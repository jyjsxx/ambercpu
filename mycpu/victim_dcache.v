==> flow/design.v <==
module victim_dcache#(
    parameter TAG_WIDTH = 20,
    parameter INDEX_WIDTH = 6
)
(
    input clk,
    input rstn,
    input [TAG_WIDTH+INDEX_WIDTH-1:0] r_tag,
    output victim_hit,
    output [511:0] data_out,
    input [TAG_WIDTH+INDEX_WIDTH-1:0] w_tag,
    input we,
    input [511:0] data_in
);
    localparam COUNTER_WIDTH = 1;
    localparam CAPACITY = 2;  
    wire [CAPACITY-1:0] hit;
    wire [COUNTER_WIDTH-1:0] hit_index;
    assign hit_index = hit[0] ? 0 : (hit[1] ? 1 : 0);
    wire [INDEX_WIDTH-1:0] windex;
    wire [TAG_WIDTH-1:0] wtag;
    wire victim_valid;
    assign wtag = w_tag[TAG_WIDTH+INDEX_WIDTH-1:INDEX_WIDTH];
    assign windex = w_tag[INDEX_WIDTH-1:0];
    wire [INDEX_WIDTH-1:0] rindex;
    wire [TAG_WIDTH-1:0] rtag;
    assign rtag = r_tag[TAG_WIDTH+INDEX_WIDTH-1:INDEX_WIDTH];
    assign rindex = r_tag[INDEX_WIDTH-1:0];
    reg [26:0] tag [0:CAPACITY-1];
    reg [511:0] data [0:CAPACITY-1];
    wire [CAPACITY-1:0] valid;
    genvar i;
    generate
        for (i = 0; i < CAPACITY; i = i + 1) begin: tag_reg
            assign valid[i] = tag[i][26];
        end
    endgenerate
    reg [COUNTER_WIDTH-1:0] counter;
    generate
        for(i = 0; i < CAPACITY; i = i + 1) begin: hit_gen
            assign hit[i] = valid[i] && (tag[i][25:0] == r_tag[25:0]);
        end
    endgenerate
    assign victim_hit = |hit;
    assign data_out = |hit ? data[hit_index] : 0;
    reg we_pre;
    reg we_now;
    wire counter_we;
    always @(posedge clk) begin
        if(!rstn) begin
            we_pre <= 0;
            we_now <= 0;
        end
        else begin
            we_pre <= we_now;
            we_now <= we;
        end
    end
    assign counter_we = we_now && !we_pre;
    integer j;
    always @(posedge clk) begin
        if(!rstn) begin
            counter <= 0;
            for(j = 0; j < CAPACITY; j = j + 1) begin
                tag[j] <= 0;
                data[j] <= 0;
            end
        end
        else if(counter_we) begin
            counter <= counter + 1;
            tag[counter] <= {1'b1, w_tag};
            data[counter] <= data_in;
        end
    end
    function integer funclog2;
        input integer value;
        begin
            value = value-1;
            for (funclog2=0; value>0; funclog2=funclog2+1)
                value = value>>1;
        end
    endfunction
endmodule
Tool chain data of victim_dcache
Tool output for the design above, in the order of the flow.
Line numbers count from 1 in the design file above.
Cell names lack the library's common part.
{"block": "setup", "top": "victim_dcache", "clock": "clk", "cell_library": "sky130hd", "lib_corner": "tt_025C_1v80"}

Elaborated design
Counts by Yosys on the flattened word-level netlist (proc, flatten, opt, wreduce; memories kept). Register bits leave out memories and registers merged into their read ports (data or address); mux counts leave out enables and synchronous resets folded into registers. Print and check cells are left out. Cells with the same type and inputs are merged into one.
Memory sizes are those after Yosys's memory passes, which may raise the word count (mostly to a power of two), join words into wider ones and drop unused or constant bits.
{"block": "word_totals", "mem_bits_rw": 1078, "output_inout_bits": 513, "n_memories": 2, "ff_bits": 3}
{"block": "op_classes", "muxes": 12, "n_eq": 2, "reduce_and_logical": 5, "n_addsub": 1}
{"block": "mem_list", "memory": "data", "size": 2, "word_bits": 512, "line_no": 30, "source": "reg [511:0] data [0:CAPACITY-1];"}
{"block": "mem_list", "memory": "tag", "size": 2, "word_bits": 27, "line_no": 29, "source": "reg [26:0] tag [0:CAPACITY-1];"}
{"block": "op_table", "cell": "512-bit 2-to-1 mux", "n": 3}
{"block": "op_table", "cell": "27-bit 2-to-1 mux", "n": 2}
{"block": "op_table", "cell": "26-bit == test", "n": 2}
{"block": "op_table", "cell": "1-bit 2-to-1 mux", "n": 7}
{"block": "op_table", "cell": "1-bit logical AND", "n": 3}
{"block": "op_table", "cell": "2-bit OR reduction", "n": 1}
{"block": "op_table", "cell": "1-bit adder with constant B", "n": 1}
{"block": "op_table", "cell": "1-bit logical NOT", "n": 1}

Depth
Depth = most cells in a row (Yosys ltp): at word level without a register or memory, in the mapped netlist without a sequential cell, where the memories' decode and read muxes count.
{"block": "depth", "ltp_word": 4, "abc_area": 0, "ltp_mapped": 8, "mapped_depth_nobuf": 5}

Synthesis result
The flow's flattened synthesis, as Yosys stat reports it; memories are mapped. The netlist is that of the ABC_AREA named above (0 if unset); the other value can give another one.
Totals and module areas in this step are rounded.
{"block": "mapped", "area_um2": 51990, "flip_flops": 1081, "cell_count": 4127, "seqArea_um2": 32410, "buffers": 347}
{"block": "types", "cell": "edfxtp_1", "n": 1076}
{"block": "types", "cell": "and2_1", "n": 1078}
{"block": "types", "cell": "mux2i_1", "n": 512}
{"block": "types", "cell": "nand4_1", "n": 523}
{"block": "types", "cell": "inv_1", "n": 512}
{"block": "types", "cell": "clkbuf_1", "n": 217}
{"block": "types", "cell": "buf_6", "n": 57}
{"block": "types", "cell": "buf_4", "n": 47}
{"block": "types", "cell": "xnor2_1", "n": 38}
{"block": "types", "cell": "xor2_1", "n": 14}
{"block": "types", "cell": "buf_2", "n": 23}
{"block": "types", "cell": "dfxtp_1", "n": 5}
{"block": "types", "cell": "nor4_1", "n": 4}
{"block": "types", "cell": "nand2_1", "n": 5}
{"block": "types", "cell": "nor2b_1", "n": 3}
{"block": "types", "cell": "o21a_1", "n": 2}
{"block": "types", "cell": "buf_1", "n": 3}
{"block": "types", "cell": "nor2_4", "n": 1}
Other cell types: 5; their cells: 7.

Timing after synthesis
Source: OpenSTA report_checks on the synthesized netlist (no wires, ideal clock, input and output delay 20% of the period each), path of least setup slack; recovery checks are left aside. Register names are those of the netlist, which keeps one name where synthesis merged equal registers.
{"block": "synth_timing", "kind": "input -> register", "startpoint": "in rstn", "endpoint": "mem data[0][0]", "stages": 2, "clock_period_ns": 15.6, "path_delay_ns": 13.371, "launch_ns": 3.120, "required_time_ns": 14.595, "n_path_buf": 1, "slack_ns": -0.891, "arrival_ns": 15.486, "setup_time_ns": 1.005, "period_less_setup_slack_ns": 16.491}
"path_delay_ns" = arrival - input delay + setup time.
"stages" counts driving pins, that of a launching flip-flop among them; a cell with two outputs on the path counts twice.
"period_less_setup_slack_ns" is the clock period less the worst setup slack; recovery checks do not enter. This is arithmetic on one report: input and output delays are still those of the set period (20% each).
Between the ends stands the longest chain of elaborated cells between them, by number of cells; it is not shown to be the way that was timed. Of several equally long chains one is given.
A line is the first line of the expression or statement that the cell stems from. Yosys adds cells for indexed reads and writes and turns some case tables into memories.
Only ways into the end's enable, where the timed path ends, are counted here.
{"block": "synth_between", "cell_sequence": "clkbuf_1 nand2b_1", "elab_chain_cells": 1}
{"block": "synth_rtl", "element": "from (decl)", "line_no": 7, "source": "input rstn,"}
{"block": "synth_rtl", "element": "1-bit 2-to-1 mux", "line_no": 62, "source": "if(!rstn) begin"}
{"block": "synth_rtl", "element": "to (decl)", "line_no": 30, "source": "reg [511:0] data [0:CAPACITY-1];"}

Worst path after layout
From the final timing report of run 1: the path of least setup slack in the routed layout; clock arrival at registers is part of the times.
{"block": "layout_timing", "kind": "input -> output", "startpoint": "in r_tag[2]", "endpoint": "out data_out[307]", "launch_ns": 5.68, "stages": 11, "arrival_ns": 11.76, "n_path_buf": 6, "required_time_ns": 22.72, "output_delay_ns": 5.68, "slack_ns": 10.96, "clock_period_ns": 28.4}
Between the ends stands the longest chain of elaborated cells between them, by number of cells; it is not shown to be the way that was timed. Of several equally long chains one is given.
The chain passes a memory read, where the word-level depth is cut; so it can be longer than that depth.
{"block": "layout_between", "cell_sequence": "clkdlybuf4s50_1 xnor2_1 nand4_1 nor2_4 buf_4 buf_4 buf_4 buf_4 nand4_1 mux2i_1 clkdlybuf4s50_1", "elab_chain_cells": 6}
{"block": "layout_rtl", "element": "from (decl)", "line_no": 8, "source": "input [TAG_WIDTH+INDEX_WIDTH-1:0] r_tag,"}
{"block": "layout_rtl", "element": "26-bit == test", "line_no": 41, "source": "assign hit[i] = valid[i] && (tag[i][25:0] == r_tag[25:0]);"}
{"block": "layout_rtl", "element": "1-bit logical AND", "line_no": 41}
{"block": "layout_rtl", "element": "1-bit 2-to-1 mux (2 in a row)", "line_no": 19, "source": "assign hit_index = hit[0] ? 0 : (hit[1] ? 1 : 0);"}
{"block": "layout_rtl", "element": "memory read 2 x 512 bit", "line_no": 30, "source": "reg [511:0] data [0:CAPACITY-1];"}
{"block": "layout_rtl", "element": "512-bit 2-to-1 mux", "line_no": 45, "source": "assign data_out = |hit ? data[hit_index] : 0;"}
{"block": "layout_rtl", "element": "to (decl)", "line_no": 10, "source": "output [511:0] data_out,"}

## Implementation results

Module victim_dcache, platform sky130hd: 2 stored runs of the flow (Yosys, OpenROAD) with differing settings, in no particular order. Input and output delays are each 20% of the period that was set; the output load is 0.01 pF.
"achievedPeriod_ns" is the run's clock period less its worst setup slack. It is reckoned from that one timing run; input and output delays stay at 20% of the period that was set.
"worst_path_ns": the worst setup path's part of the clock period (all of it between registers, 20% less for each end at a port) less its slack. A launch clock that arrives late makes it longer, a capture clock that arrives late makes it shorter.
"totalPower_uw": no workload was simulated; the value follows from the tool's default switching activity.
Results are given in rounded form.

{"run": "run 1", "settings": { "period_ns": 28.4, "CORE_UTILIZATION": 30, "PLACE_DENSITY_LB_ADDON": 0.24, "CELL_PAD_IN_SITES_DETAIL_PLACEMENT": 2, "GPL_ROUTABILITY_DRIVEN": 0, "CAP_MARGIN": 15, "CORE_MARGIN": 2, "SLEW_MARGIN": 20 }, "results": { "worst_path_ns": 6.08, "worst_path_kind": "input -> output", "timing.setup.tns_ns": 0.000, "timing.hold.ws_ns": 0.464, "totalPower_uw": 3708, "final_die_area_um2": 176600, "cell_area_final_um2": 68440, "achievedPeriod_ns": 17.441, "finalUtil_pct": 39.8, "fin_ws_ns": 10.96, "synth_chip_area_um2": 51990 }}
{"run": "run 2", "settings": { "period_ns": 23.3, "CORE_UTILIZATION": 37, "SETUP_SLACK_MARGIN": -2.0, "PLACE_DENSITY_LB_ADDON": 0.04, "CELL_PAD_IN_SITES_DETAIL_PLACEMENT": 2, "TNS_END_PERCENT": 5, "GPL_TIMING_DRIVEN": 1, "CTS_CLUSTER_DIAMETER": 50, "CAP_MARGIN": 15, "CORE_MARGIN": 2, "SLEW_MARGIN": 20 }, "results": { "worst_path_ns": 5.36, "worst_path_kind": "input -> output", "timing.setup.tns_ns": 0.000, "timing.hold.ws_ns": 0.499, "totalPower_uw": 4730, "final_die_area_um2": 143500, "cell_area_final_um2": 68440, "achievedPeriod_ns": 14.685, "finalUtil_pct": 49.1, "fin_ws_ns": 8.615, "synth_chip_area_um2": 51990 }}
